==> flow/design.v <==
`timescale 1ns / 1ps
module an_mux(
    input logic [3:0] cw,  
    input logic [3:0] ccw,  
    input logic dir,  
    output logic [3:0] an  
    );
    assign an = dir ? ccw : cw;
endmodule
`timescale 1ns / 1ps
module disp_mux_ccw(
    input logic clk, reset, en,
    output logic [3:0] an,
    output logic [7:0] sseg 
    );
    localparam N = 27; 
    logic [N-1:0] q_reg;
    logic [N-1:0] q_next;
    always_ff@(posedge clk, posedge reset)  
        if(reset)
            q_reg <= 0;
        else
            q_reg <= q_next;
        assign q_next = (en) ? q_reg + 1: q_reg;
    always_comb  
        case(q_reg[N-1:N-3])
            2'b00:
                begin
                    an = 4'b1110;
                    sseg [7:0] =  8'b11000110;  
                end
             2'b01:
                begin
                    an = 4'b1100;
                    sseg [7:0] =  8'b11000110;  
                end
            2'b10:
                begin
                    an = 4'b1000;
                    sseg [7:0] =  8'b11000110;  
                end
            default:
                begin
                    an = 4'b0000;
                    sseg [7:0] =  8'b11000110;  
                end
            endcase
endmodule
`timescale 1ns / 1ps
module disp_mux_cw(
    input logic clk, reset, en,
    output logic [3:0] an,
    output logic [7:0] sseg
    );
    localparam N = 27; 
    logic [N-1:0] q_reg;
    logic [N-1:0] q_next;
    always_ff@(posedge clk, posedge reset)  
        if(reset)
            q_reg <= 0;
        else
            q_reg <= q_next;
        assign q_next = (en) ? q_reg + 1: q_reg;
    always_comb  
        case(q_reg[N-1:N-3])
            2'b00:
                begin
                    an = 4'b0111;
                    sseg [7:0] =  8'b11110000;  
                end
             2'b01:
                begin
                    an = 4'b0011;
                    sseg [7:0] =  8'b11110000;  
                end
            2'b10:
                begin
                    an = 4'b0001;
                    sseg [7:0] =  8'b11110000;  
                end
            default:
                begin
                    an = 4'b0000;
                    sseg [7:0] =  8'b11110000;  
                end
            endcase
endmodule
`timescale 1ns / 1ps
module disp_top(
    input logic clk, reset,
    input logic [1:0] sw,  
    output logic [3:0] an,
    output logic [7:0] seg
    );
    logic a,b;
    logic [3:0] cw_an;
    logic [7:0] cwsseg;
    logic [3:0] ccw_an;
    logic [7:0] ccwsseg;
    disp_mux_cw disp_unit1(.clk(clk), .reset(1'b0), .en(a), .sseg(cwsseg), .an(cw_an));
    disp_mux_ccw disp_unit2(.clk(clk), .reset(1'b0), .en(a), .sseg(ccwsseg), .an(ccw_an));
    an_mux an_unit(.dir(b), .cw(cw_an), .ccw(ccw_an), .an(an));
    sseg_mux sseg_unit(.dir(b), .sseg(seg), .cw(cwsseg), .ccw(ccwsseg));
    assign a = sw [0];
    assign b = sw [1];
endmodule
`timescale 1ns / 1ps
module sseg_mux(
    input logic [7:0] cw,  
    input logic [7:0] ccw,  
    input logic dir,  
    output logic [7:0] sseg  
    );
    assign sseg = dir ? ccw : cw;
endmodule
# ---- Step by step through the tools: disp_top
# The steps from the RTL of disp_top to its reports follow in flow order.
# Line numbers count from 1 in the design file above.
# Operators: Yosys type, input widths -> output width; for muxes data width and select width s.
# Library cell names are shortened.
# A cell with -- has no value.
dict set report inputs {
  design {disp_top}
  clock {clk}
  lib {sky130hd}
  corner {tt_025C_1v80}
}

# ---- After elaboration
# Counts by Yosys on the flattened word-level netlist (proc, flatten, opt, wreduce; memories kept). Register bits leave out memories and registers merged into their read ports (data or address); mux counts leave out enables and synchronous resets folded into registers. Print and check cells are left out. Cells with the same type and inputs are merged into one.
dict set report word_totals {
  register_bits 54
  latch_bits 0
  ram_bits 0
  mem_bits_ro 0
  clocked_rd_ports_x_width 0
  n_memories 0
  in_bits 4
  output_inout_bits 12
  wordCells 14
}
dict set report op_classes {
  addsub 2
  mul 0
  div_mod_pow 0
  compare 0
  eq_ne 4
  shifts 0
  n_mux 4
  logic 0
  reduce_logical 2
}
# operator n
set ops {}
lappend ops {{$add 27x1->27 const B} 2}
lappend ops {{$pmux 4 s3} 1}
lappend ops {{$pmux 3 s3} 1}
lappend ops {{$eq 3x1->1 const B} 2}
lappend ops {{$eq 3x2->1 const B} 2}
lappend ops {{$logic_not 3->1} 2}
lappend ops {{$mux 6} 1}
lappend ops {{$mux 4} 1}

# ---- Longest topological paths
# Depth = most cells in a row (Yosys ltp): at word level without a register or memory, in the mapped netlist without a sequential cell, where the memories' decode and read muxes count.
dict set report depth {
  word_depth 3
  ABC_AREA 0
  mapped_depth 5
  mapped_depth_nobuf 5
}

# ---- Synthesis result
# The flow's flattened synthesis, as Yosys stat reports it; memories are mapped. The netlist is that of the ABC_AREA named above (0 if unset); the other value can give another one.
# The area totals of this step are shown rounded.
# cell_type n type_area_um2
set types {}
lappend types {edfxtp_1 54 1.62E+03}
lappend types {xnor2_1 33 289.027}
lappend types {xor2_1 17 148.893}
lappend types {nand3_1 22 110.106}
lappend types {nand4_1 17 106.352}
lappend types {buf_4 7 52.55}
lappend types {nand2_1 12 45.043}
lappend types {nor2_1 12 45.043}
lappend types {nor4_4 2 42.541}
lappend types {and3_1 6 37.536}
lappend types {inv_1 9 33.782}
lappend types {nor3_1 6 30.029}
lappend types {ha_1 2 25.024}
lappend types {nor4b_4 1 23.773}
lappend types {a211oi_1 2 15.014}
lappend types {nand4_2 1 12.512}
lappend types {nor4_2 1 12.512}
lappend types {or3_1 2 12.512}
# Other cell types: 11; their cells: 12.
dict set report synth_totals {
  mapped_cells 218
  yosys_area_um2 2750
  seq_area_um2 1620
  flip_flops 54
  n_buf 8
}
# The figures by module come from a second, unflattened synthesis with its own total; it is not the netlist above.
dict set report hier_totals {
  cells_unflattened 244
  hier_area_um2 2790
}
# Each row is one instance without its submodules.
# module instances n_cells area_um2 mod_seq_area_um2
set modules {}
lappend modules {disp_mux_ccw 1 115 1300 676}
lappend modules {disp_mux_cw 1 115 1300 676}
lappend modules {sseg_mux 1 9 131 0.0}
lappend modules {an_mux 1 4 45.0 0.0}
lappend modules {disp_top 1 1 3.8 0.0}

# ---- Timing after synthesis
# Path of least setup slack by OpenSTA after synthesis, without wires, with an ideal clock, recovery checks aside; 20% of the period is set as input and as output delay. Where synthesis merged equal registers, the netlist keeps one of their names.
dict set report synth_path {
  kind {register to register}
  from {register disp_unit1.q_reg[0]}
  to {register disp_unit1.q_reg[26]}
  period_ps 1790
  setup_time_ps 258
  t_first_pin_ps 0
  arrival_ps 1470
  required_ps 1532
  path_slack_ps 62
  path_delay_ps 1728
  path_stages 6
  path_buffers 0
  synth_period_reached_ps 1728
}
# "path_delay_ps" is the arrival time less input delay plus setup time.
# "path_stages": output pins that drive a net of the path, with the launching flip-flop's if there is one; two outputs of one cell count as two.
# "synth_period_reached_ps" is the clock period less the worst setup slack; recovery checks do not enter. This is arithmetic on one report: input and output delays are still those of the set period (20% each).
# Between the ends stands the longest chain of elaborated cells between them, by number of cells; it is not shown to be the way that was timed. Of several equally long chains one is given.
# A line is the first line of the expression or statement that the cell stems from. Yosys adds cells for indexed reads and writes and turns some case tables into memories.
dict set report synth_between {
  cell_sequence {edfxtp_1 -> ha_1 -> nand4_1 -> nor4b_4 -> nand3_1 -> xnor2_1}
  elab_chain_cells 1
  cells_between 1
  cone_lines 1
  classes_between {add/sub: 1}
}
# item line
set synth_rtl {}
lappend synth_rtl {{start, declared} 56} ;# logic [N-1:0] q_reg;
lappend synth_rtl {{start, assigned} 60} ;# q_reg <= 0;
lappend synth_rtl {{start, assigned} 62} ;# q_reg <= q_next;
lappend synth_rtl {{$add 27x1->27} 63} ;# assign q_next = (en) ? q_reg + 1: q_reg;
lappend synth_rtl {{end, assigned} 60}
lappend synth_rtl {{end, assigned} 62}
lappend synth_rtl {{end, declared} 56}

# ---- Timing after layout
# Path of least setup slack in the final report of run B (OpenROAD, finished layout, wires in). Where an end is a register, its clock arrival counts in the times.
# The path's times are printed in steps of 10 ps; the period is the one set.
dict set report layout_path {
  kind {input to output}
  from {input sw[1]}
  to {output an[3]}
  period_ps 2500
  input_delay_ps 500
  out_delay_ps 500
  t_first_pin_ps 500
  arrival_ps 1920
  required_ps 2000
  path_slack_ps 80
  path_stages 4
  path_buffers 2
}
# Between the ends stands the longest chain of elaborated cells between them, by number of cells; it is not shown to be the way that was timed. Of several equally long chains one is given.
dict set report layout_between {
  cell_sequence {clkdlybuf4s50_1 -> inv_1 -> a211oi_1 -> clkdlybuf4s50_1}
  elab_chain_cells 1
  cells_between 1
  cone_lines 1
  classes_between {mux: 1}
}
# item line
set layout_rtl {}
lappend layout_rtl {{start, declared} 91} ;# input logic [1:0] sw,
lappend layout_rtl {{$mux 4} 8} ;# assign an = dir ? ccw : cw;
lappend layout_rtl {{end, declared} 92} ;# output logic [3:0] an,

Data sheet: physical implementation of disp_top

Module disp_top, platform sky130hd: 2 stored runs of the flow (Yosys, OpenROAD) with differing settings, in no particular order. Input and output delays are each 20% of the period that was set; the output load is 0.01 pF.
"timing.achieved_period_ps" = clock period - worst setup slack. The figure is calculated, with input and output delays left at 20% of the set period.
"timing.worst_path_ps" means the part of the period allowed to the worst setup path (the constraints hold back 20% at inputs and 20% at outputs) less its slack; where the path has registers, the arrival times of their clocks count too.
"totalPower_uw" is the tool's figure for a default switching activity; nothing was simulated.
"timing.worst_path_ps" is known to 10 ps.
The results are shown rounded.

[flow] run A: files
==> flow/run.sh <==
#!/bin/bash
# the make line also repeats the synthesis and layout settings of config.mk as NAME=value (left out here)
make -C /OpenROAD-flow-scripts/flow DESIGN_CONFIG=/design/flow/config.mk WORK_HOME=/design/flow/orfs CLKGATE_MAP_FILE= finish
==> flow/config.mk <==
export PLATFORM = sky130hd
export DESIGN_NAME = disp_top
export DESIGN_NICKNAME = disp_top
export VERILOG_FILES = /design/flow/design.v
export SDC_FILE = /design/flow/constraint.sdc
export NUM_CORES = 4
export LEC_CHECK = 0
export CAP_MARGIN = 20
export CELL_PAD_IN_SITES_DETAIL_PLACEMENT = 2
export CELL_PAD_IN_SITES_GLOBAL_PLACEMENT = 0
export CORE_MARGIN = 2
export CORE_UTILIZATION = 71
export CTS_CLUSTER_SIZE = 10
export GPL_ROUTABILITY_DRIVEN = 0
export SETUP_SLACK_MARGIN = 0.15
export SLEW_MARGIN = 40
export TNS_END_PERCENT = 85
==> flow/constraint.sdc <==
create_clock -name core_clock -period 1.74 [get_ports {clk}]
set_input_delay 0.3480 -clock core_clock [delete_from_list [all_inputs] [get_ports {clk}]]
set_output_delay 0.3480 -clock core_clock [all_outputs]
set_load 0.01 [all_outputs]

[flow] run A: incomplete, placement halted on DPL-0033

[flow] run B: files
==> flow/run.sh <==
#!/bin/bash
# the make line also repeats the synthesis and layout settings of config.mk as NAME=value (left out here)
make -C /OpenROAD-flow-scripts/flow DESIGN_CONFIG=/design/flow/config.mk WORK_HOME=/design/flow/orfs CLKGATE_MAP_FILE= finish
==> flow/config.mk <==
export PLATFORM = sky130hd
export DESIGN_NAME = disp_top
export DESIGN_NICKNAME = disp_top
export VERILOG_FILES = /design/flow/design.v
export SDC_FILE = /design/flow/constraint.sdc
export NUM_CORES = 4
export LEC_CHECK = 0
export CAP_MARGIN = 20
export CORE_MARGIN = 2
export CORE_UTILIZATION = 34
export PLACE_DENSITY = 0.74
export SLEW_MARGIN = 20
==> flow/constraint.sdc <==
create_clock -name core_clock -period 2.5 [get_ports {clk}]
set_input_delay 0.5000 -clock core_clock [delete_from_list [all_inputs] [get_ports {clk}]]
set_output_delay 0.5000 -clock core_clock [all_outputs]
set_load 0.01 [all_outputs]

[flow] run B: metrics
[metrics] timing.worst_path_ps = 1420
[metrics] path_kind = input to output
[metrics] synthArea_um2 = 2750
[metrics] totalPower_uw = 1950
[metrics] die_footprint_um2 = 8830
[metrics] finish.utilization_pct = 39.6
[metrics] cell_area_final_um2 = 3080
[metrics] timing.achieved_period_ps = 2420
[metrics] worstSetupSlack_ps = 80
[metrics] worst_hold_slack_ps = 603
